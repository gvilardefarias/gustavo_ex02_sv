==> flow/design.v <==
module Registrador(input Clock, input[3:0] Entrada, output logic[3:0] Saida);
    always_ff @(posedge Clock)
        Saida <= Entrada;
endmodule
module UpDownCount(input Swap, Enable, Clock, output logic[3:0] DownCountS, UpCountS);
    logic[3:0] DownCountE, UpCountE;
    Registrador DownCount(.Clock(Clock), .Entrada(DownCountE), .Saida(DownCountS)),
                UpCount(.Clock(Clock), .Entrada(UpCountE), .Saida(UpCountS));
    always_comb
        if(Enable)
            if(Swap) begin
                DownCountE = UpCountS;
                UpCountE = DownCountS;
            end
            else begin
                DownCountE = DownCountS - 4'd1;
                UpCountE = UpCountS + 4'd1;
            end
        else begin
            DownCountE = DownCountS;
            UpCountE = UpCountS;
        end
endmodule
**Reports on UpDownCount**

What the tools print for UpDownCount, step after step.
Lines are those of the file above, counted from 1.
Library cell names are shortened.
A cell with - has no value.

- Top module: UpDownCount
- Clock input: Clock
- Standard-cell library: sky130hd
- Library corner: tt_025C_1v80

**After elaboration**

Counts by Yosys on the flattened word-level netlist (proc, flatten, opt, wreduce; memories kept). Register bits leave out memories and registers merged into their read ports (data or address); mux counts leave out enables and synchronous resets folded into registers. Print and check cells are left out. Cells with the same type and inputs are merged into one.

- Input port bits: 3
- Flip-flop bits (word level): 8
- Elaborated cells: 6
- Output and inout port bits: 8

- Multiplexer cells: 2
- $add $sub $neg: 2

Operators by type and width:

| cell | count |
|---|---|
| 4-bit 2-to-1 mux | 2 |
| 4-bit by 1-bit adder with 4-bit output with constant B | 1 |
| 4-bit by 1-bit subtractor with 4-bit output with constant B | 1 |

**Logic depth**

Longest topological path by Yosys (ltp), each cell counted once; first at word level (registers and memories cut), then after technology mapping (sequential cells cut; the memories' decode and read muxes count).

- Depth in word-level cells: 2
- ABC_AREA: 0
- Depth in mapped cells: 4
- Depth with buffers taken out: 4

**Synthesis result**

Yosys stat after the flow's synthesis: flattened, memories mapped to cells. It holds for the ABC_AREA given above (unset counts as 0); a run with the other value may have another netlist.
Totals and module areas in this step are rounded.

Cell types:

| cell | count |
|---|---|
| edfxtp_1 | 8 |
| mux2_2 | 3 |
| ha_1 | 2 |
| o21ai_0 | 4 |
| xnor2_1 | 2 |
| xor2_1 | 2 |
| nand2_1 | 4 |
| inv_1 | 3 |
| mux2i_1 | 1 |
| nor3_2 | 1 |
| buf_4 | 1 |
| nand3_1 | 1 |

- Flip-flop cells: 8
- Cell count: 32
- Buffer cells: 1
- Synthesis area: 413 sq um

By module: a second synthesis without flattening, with its own total; a netlist apart from the flattened one above.

- Cells (unflattened synthesis): 47
- Area (unflattened synthesis): 409 sq um

Rows give one instance, submodules left out.

By module:

| module | times used | area (sq um) | cells |
|---|---|---|---|
| UpDownCount | 1 | 249 | 39 |
| Registrador | 2 | 80.1 | 4 |

**Worst setup path after synthesis**

Path of least setup slack by OpenSTA after synthesis, without wires, with an ideal clock, recovery checks aside; 20% of the period is set as input and as output delay. Where synthesis merged equal registers, the netlist keeps one of their names.

- Path type: register to register
- Start: reg UpCount.Saida[0]
- End: reg UpCount.Saida[1]
- Setup slack: 0.277 ns
- Stages: 3
- Clock period: 1.54 ns
- Buffers on the path: 0
- Delay of the path: 1.263 ns
- Time at the first pin: 0.000 ns
- Library setup time: 0.260 ns
- Data required time: 1.280 ns
- Arrival time: 1.003 ns
- Synthesis period reached: 1.263 ns

"delay of the path" = arrival - input delay + setup time.
"stages" counts driving pins, that of a launching flip-flop among them; a cell with two outputs on the path counts twice.
"synthesis period reached" is the clock period less the worst setup slack; recovery checks do not enter. This is arithmetic on one report: input and output delays are still those of the set period (20% each).
Between the ends stands the longest chain of elaborated cells between them, by number of cells; it is not shown to be the way that was timed. Of several equally long chains one is given.
Each line given opens the expression or statement behind the cell; cells for indexed reads and writes are added by Yosys, which also makes memories of some case tables.

- Path through: edfxtp_1 ha_1 mux2_2
- Length of the longest elaborated chain: 2

Ends and longest elaborated chain, post-synthesis:

| item | line | text |
|---|---|---|
| start, declared | 1 | `module Registrador(input Clock, input[3:0] Entrada, output logic[3:0] Saida);` |
| start, assigned | 3 | `Saida <= Entrada;` |
| 4-bit by 1-bit adder with 4-bit output | 17 | `UpCountE = UpCountS + 4'd1;` |
| 4-bit 2-to-1 mux | 11 | `if(Swap) begin` |
| end, assigned | 3 |  |
| end, declared | 1 |  |

**Worst path after layout**

From the final timing report of run 2: the path of least setup slack in the routed layout; clock arrival at registers is part of the times.

- Path type: register to output
- Start: reg UpCount.Saida[0]
- End: out UpCountS[0]
- Buffers on the path: 1
- External output delay: 0.34 ns
- Arrival time: 1.25 ns
- Stages: 2
- Time at the first pin: 0.25 ns
- Clock period: 1.68 ns
- Setup slack: 0.09 ns
- Data required time: 1.34 ns

- Path through: edfxtp_1 clkdlybuf4s50_1
- Length of the longest elaborated chain: 0

Ends and longest elaborated chain, post-layout:

| item | line | text |
|---|---|---|
| start, declared | 1 | `module Registrador(input Clock, input[3:0] Entrada, output logic[3:0] Saida);` |
| start, assigned | 3 | `Saida <= Entrada;` |
| end, declared | 5 | `module UpDownCount(input Swap, Enable, Clock, output logic[3:0] DownCountS, UpCountS);` |

## Implementation results

Design UpDownCount on sky130hd. What follows are 2 stored runs of the flow, each under its own settings; their order means nothing. The constraints put input and output delay at 20% of the set period each and load the outputs with 0.01 pF.
"achieved clock period": clock period set for the run, less the worst setup slack. It is reckoned from that one timing run; input and output delays stay at 20% of the period that was set.
"time on the worst setup path": the worst setup path's part of the clock period (all of it between registers, 20% less for each end at a port) less its slack. A launch clock that arrives late makes it longer, a capture clock that arrives late makes it shorter.
"total power of the final layout" is the tool's figure for a default switching activity; nothing was simulated.
The results are shown rounded.

### Run 1

==> flow/run.sh <==
#!/bin/bash
# the make line also repeats the synthesis and layout settings of config.mk as NAME=value (left out here)
make -C /OpenROAD-flow-scripts/flow DESIGN_CONFIG=/design/flow/config.mk WORK_HOME=/design/flow/orfs CLKGATE_MAP_FILE= finish
==> flow/config.mk <==
export PLATFORM = sky130hd
export DESIGN_NAME = UpDownCount
export DESIGN_NICKNAME = UpDownCount
export VERILOG_FILES = /design/flow/design.v
export SDC_FILE = /design/flow/constraint.sdc
export NUM_CORES = 4
export LEC_CHECK = 0
export CAP_MARGIN = 20
export CELL_PAD_IN_SITES_DETAIL_PLACEMENT = 1
export CORE_ASPECT_RATIO = 0.84
export CORE_MARGIN = 2
export CORE_UTILIZATION = 41
export GPL_ROUTABILITY_DRIVEN = 1
export HOLD_SLACK_MARGIN = 0.07
export PLACE_DENSITY_LB_ADDON = 0.27
export SLEW_MARGIN = 0
==> flow/constraint.sdc <==
create_clock -name core_clock -period 1.13 [get_ports {Clock}]
set_input_delay 0.2260 -clock core_clock [delete_from_list [all_inputs] [get_ports {Clock}]]
set_output_delay 0.2260 -clock core_clock [all_outputs]
set_load 0.01 [all_outputs]

Outcome of run 1: did not finish, floorplanning stopped with PDN-0185

### Run 2

==> flow/run.sh <==
#!/bin/bash
# the make line also repeats the synthesis and layout settings of config.mk as NAME=value (left out here)
make -C /OpenROAD-flow-scripts/flow DESIGN_CONFIG=/design/flow/config.mk WORK_HOME=/design/flow/orfs CLKGATE_MAP_FILE= finish
==> flow/config.mk <==
export PLATFORM = sky130hd
export DESIGN_NAME = UpDownCount
export DESIGN_NICKNAME = UpDownCount
export VERILOG_FILES = /design/flow/design.v
export SDC_FILE = /design/flow/constraint.sdc
export NUM_CORES = 4
export LEC_CHECK = 0
export CAP_MARGIN = 5
export CORE_ASPECT_RATIO = 1.41
export CORE_MARGIN = 2
export CORE_UTILIZATION = 22
export GPL_TIMING_DRIVEN = 0
export MIN_ROUTING_LAYER = met2
export PLACE_DENSITY_LB_ADDON = 0.06
export SETUP_SLACK_MARGIN = 0.0
export SLEW_MARGIN = 20
==> flow/constraint.sdc <==
create_clock -name core_clock -period 1.68 [get_ports {Clock}]
set_input_delay 0.3360 -clock core_clock [delete_from_list [all_inputs] [get_ports {Clock}]]
set_output_delay 0.3360 -clock core_clock [all_outputs]
set_load 0.01 [all_outputs]

Results of run 2:
- Total negative slack: 0.000 ns
- Die outline area: 2240 sq um
- Utilization: 31.9%
- Achieved clock period: 1.590 ns
- Lowest setup slack: 0.090 ns
- Total power of the final layout: 0.531 mW
- Worst hold slack in the final report: 0.617 ns
- Cell area after synthesis: 413 sq um
- Standard-cell area after layout: 561 sq um
- Time on the worst setup path: 1.25 ns
- Class of the worst setup path: register to output
