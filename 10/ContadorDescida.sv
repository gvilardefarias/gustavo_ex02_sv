==> flow/design.v <==
module ContadorDescida(input Clock, output logic[12:0] Saida);
    always_ff @(negedge Clock) begin
        if(Saida == 13'd4599)
            Saida <= 13'd0;
        else
            Saida <= Saida + 13'd1;
    end
endmodule
### Reports on ContadorDescida

The steps from the RTL of ContadorDescida to its reports follow in flow order.
Line numbers count from 1 in the design file above.
A cell with -- has no value.

| design | value |
|---|---|
| design top | ContadorDescida |
| clock port | Clock |
| library | sky130hd |
| corner | tt_025C_1v80 |

### Elaborated design

Counts by Yosys on the flattened word-level netlist (proc, flatten, opt, wreduce; memories kept). Register bits leave out memories and registers merged into their read ports (data or address); mux counts leave out enables and synchronous resets folded into registers. Print and check cells are left out. Cells with the same type and inputs are merged into one.

| storage and ports | value |
|---|---|
| register bits after elaboration | 13 |
| bits of input ports | 1 |
| output and inout port bits | 13 |
| word-level cells | 3 |

| operators by class | value |
|---|---|
| $add $sub $neg | 1 |
| equal/unequal tests | 1 |

Operators with widths:

| cell | number |
|---|---|
| adder 13 x 1 -> 13 bit with constant B | 1 |
| equality test 13 bit with constant B | 1 |

### Depth

Depth = most cells in a row (Yosys ltp): at word level without a register or memory, in the mapped netlist without a sequential cell, where the memories' decode and read muxes count.

| depth | value |
|---|---|
| depth in word-level cells | 1 |
| ABC_AREA | 0 |
| gate-level depth with buffers | 5 |
| gate-level depth less buffers | 5 |

### Synthesis result

Source: synth_stat.txt of the flow (Yosys; design flattened, memories mapped). It holds for the ABC_AREA given above (unset counts as 0); a run with the other value may have another netlist.

| synthesis totals | value |
|---|---|
| cells in the netlist | 60 |
| synthesis area | 574.3 um2 |
| sequential part of the area | 260.2 um2 |
| flip-flop cells | 13 |
| buffers | 0 |

Cell types:

| cell type | number | area in all (um2) |
|---|---|---|
| sky130_fd_sc_hd__dfxtp_1 | 13 | 260.25 |
| sky130_fd_sc_hd__xor2_1 | 6 | 52.55 |
| sky130_fd_sc_hd__nor2_1 | 8 | 30.029 |
| sky130_fd_sc_hd__nand2_1 | 7 | 26.275 |
| sky130_fd_sc_hd__nor4_4 | 1 | 21.27 |
| sky130_fd_sc_hd__and4_1 | 2 | 17.517 |
| sky130_fd_sc_hd__nand4bb_2 | 1 | 16.266 |
| sky130_fd_sc_hd__nand3_1 | 3 | 15.014 |
| sky130_fd_sc_hd__nor3_1 | 3 | 15.014 |
| sky130_fd_sc_hd__ha_1 | 1 | 12.512 |
| sky130_fd_sc_hd__nand4_1 | 2 | 12.512 |
| sky130_fd_sc_hd__a211o_2 | 1 | 10.01 |
| sky130_fd_sc_hd__nand3_2 | 1 | 10.01 |
| sky130_fd_sc_hd__a211o_1 | 1 | 8.758 |
| sky130_fd_sc_hd__a22o_1 | 1 | 8.758 |
| sky130_fd_sc_hd__xnor2_1 | 1 | 8.758 |
| sky130_fd_sc_hd__a21o_1 | 1 | 7.507 |
| sky130_fd_sc_hd__and2_2 | 1 | 7.507 |

Not listed: further types 6, cells in them 6.

==> runs of ContadorDescida <==
Settings and measured results of 2 stored flow runs for module ContadorDescida (sky130hd), not sorted in any way. The constraints put input and output delay at 20% of the set period each and load the outputs with 0.01 pF.
"power consumption" is the tool's figure for a default switching activity; nothing was simulated.

#### Run A

| setting | value |
|---|---|
| period_ns | `1.07` |
| CORE_UTILIZATION | `23` |
| SETUP_SLACK_MARGIN | `-0.04` |
| PLACE_DENSITY_LB_ADDON | `0.02` |
| HOLD_SLACK_MARGIN | `0.25` |
| TNS_END_PERCENT | `20` |
| CTS_CLUSTER_SIZE | `80` |
| SLEW_MARGIN | `25` |
| MAX_ROUTING_LAYER | `met5` |
| CAP_MARGIN | `20` |
| CORE_MARGIN | `2` |

| result | value |
|---|---|
| final worst hold slack | 0.535 ns |
| setup slack of the critical path | -0.464 ns |
| total negative slack on setup checks | -9.144 ns |
| die footprint | 2912.8 um2 |
| power consumption | 0.9821 mW |
| mapped cell area after synthesis | 574.3 um2 |
| post-layout utilization | 42.3% |

#### Run B

| setting | value |
|---|---|
| period_ns | `1.01` |
| CORE_UTILIZATION | `20` |
| SETUP_SLACK_MARGIN | `0.04` |
| PLACE_DENSITY_LB_ADDON | `0.12` |
| TNS_END_PERCENT | `55` |
| GPL_ROUTABILITY_DRIVEN | `1` |
| CTS_CLUSTER_SIZE | `39` |
| CAP_MARGIN | `5` |
| SLEW_MARGIN | `0` |
| CORE_MARGIN | `2` |

| result | value |
|---|---|
| setup slack of the critical path | -0.500 ns |
| mapped cell area after synthesis | 574.3 um2 |
| total negative slack on setup checks | -10.345 ns |
| post-layout utilization | 40.1% |
| die footprint | 3316.0 um2 |
| power consumption | 1.025 mW |
| final worst hold slack | 0.523 ns |
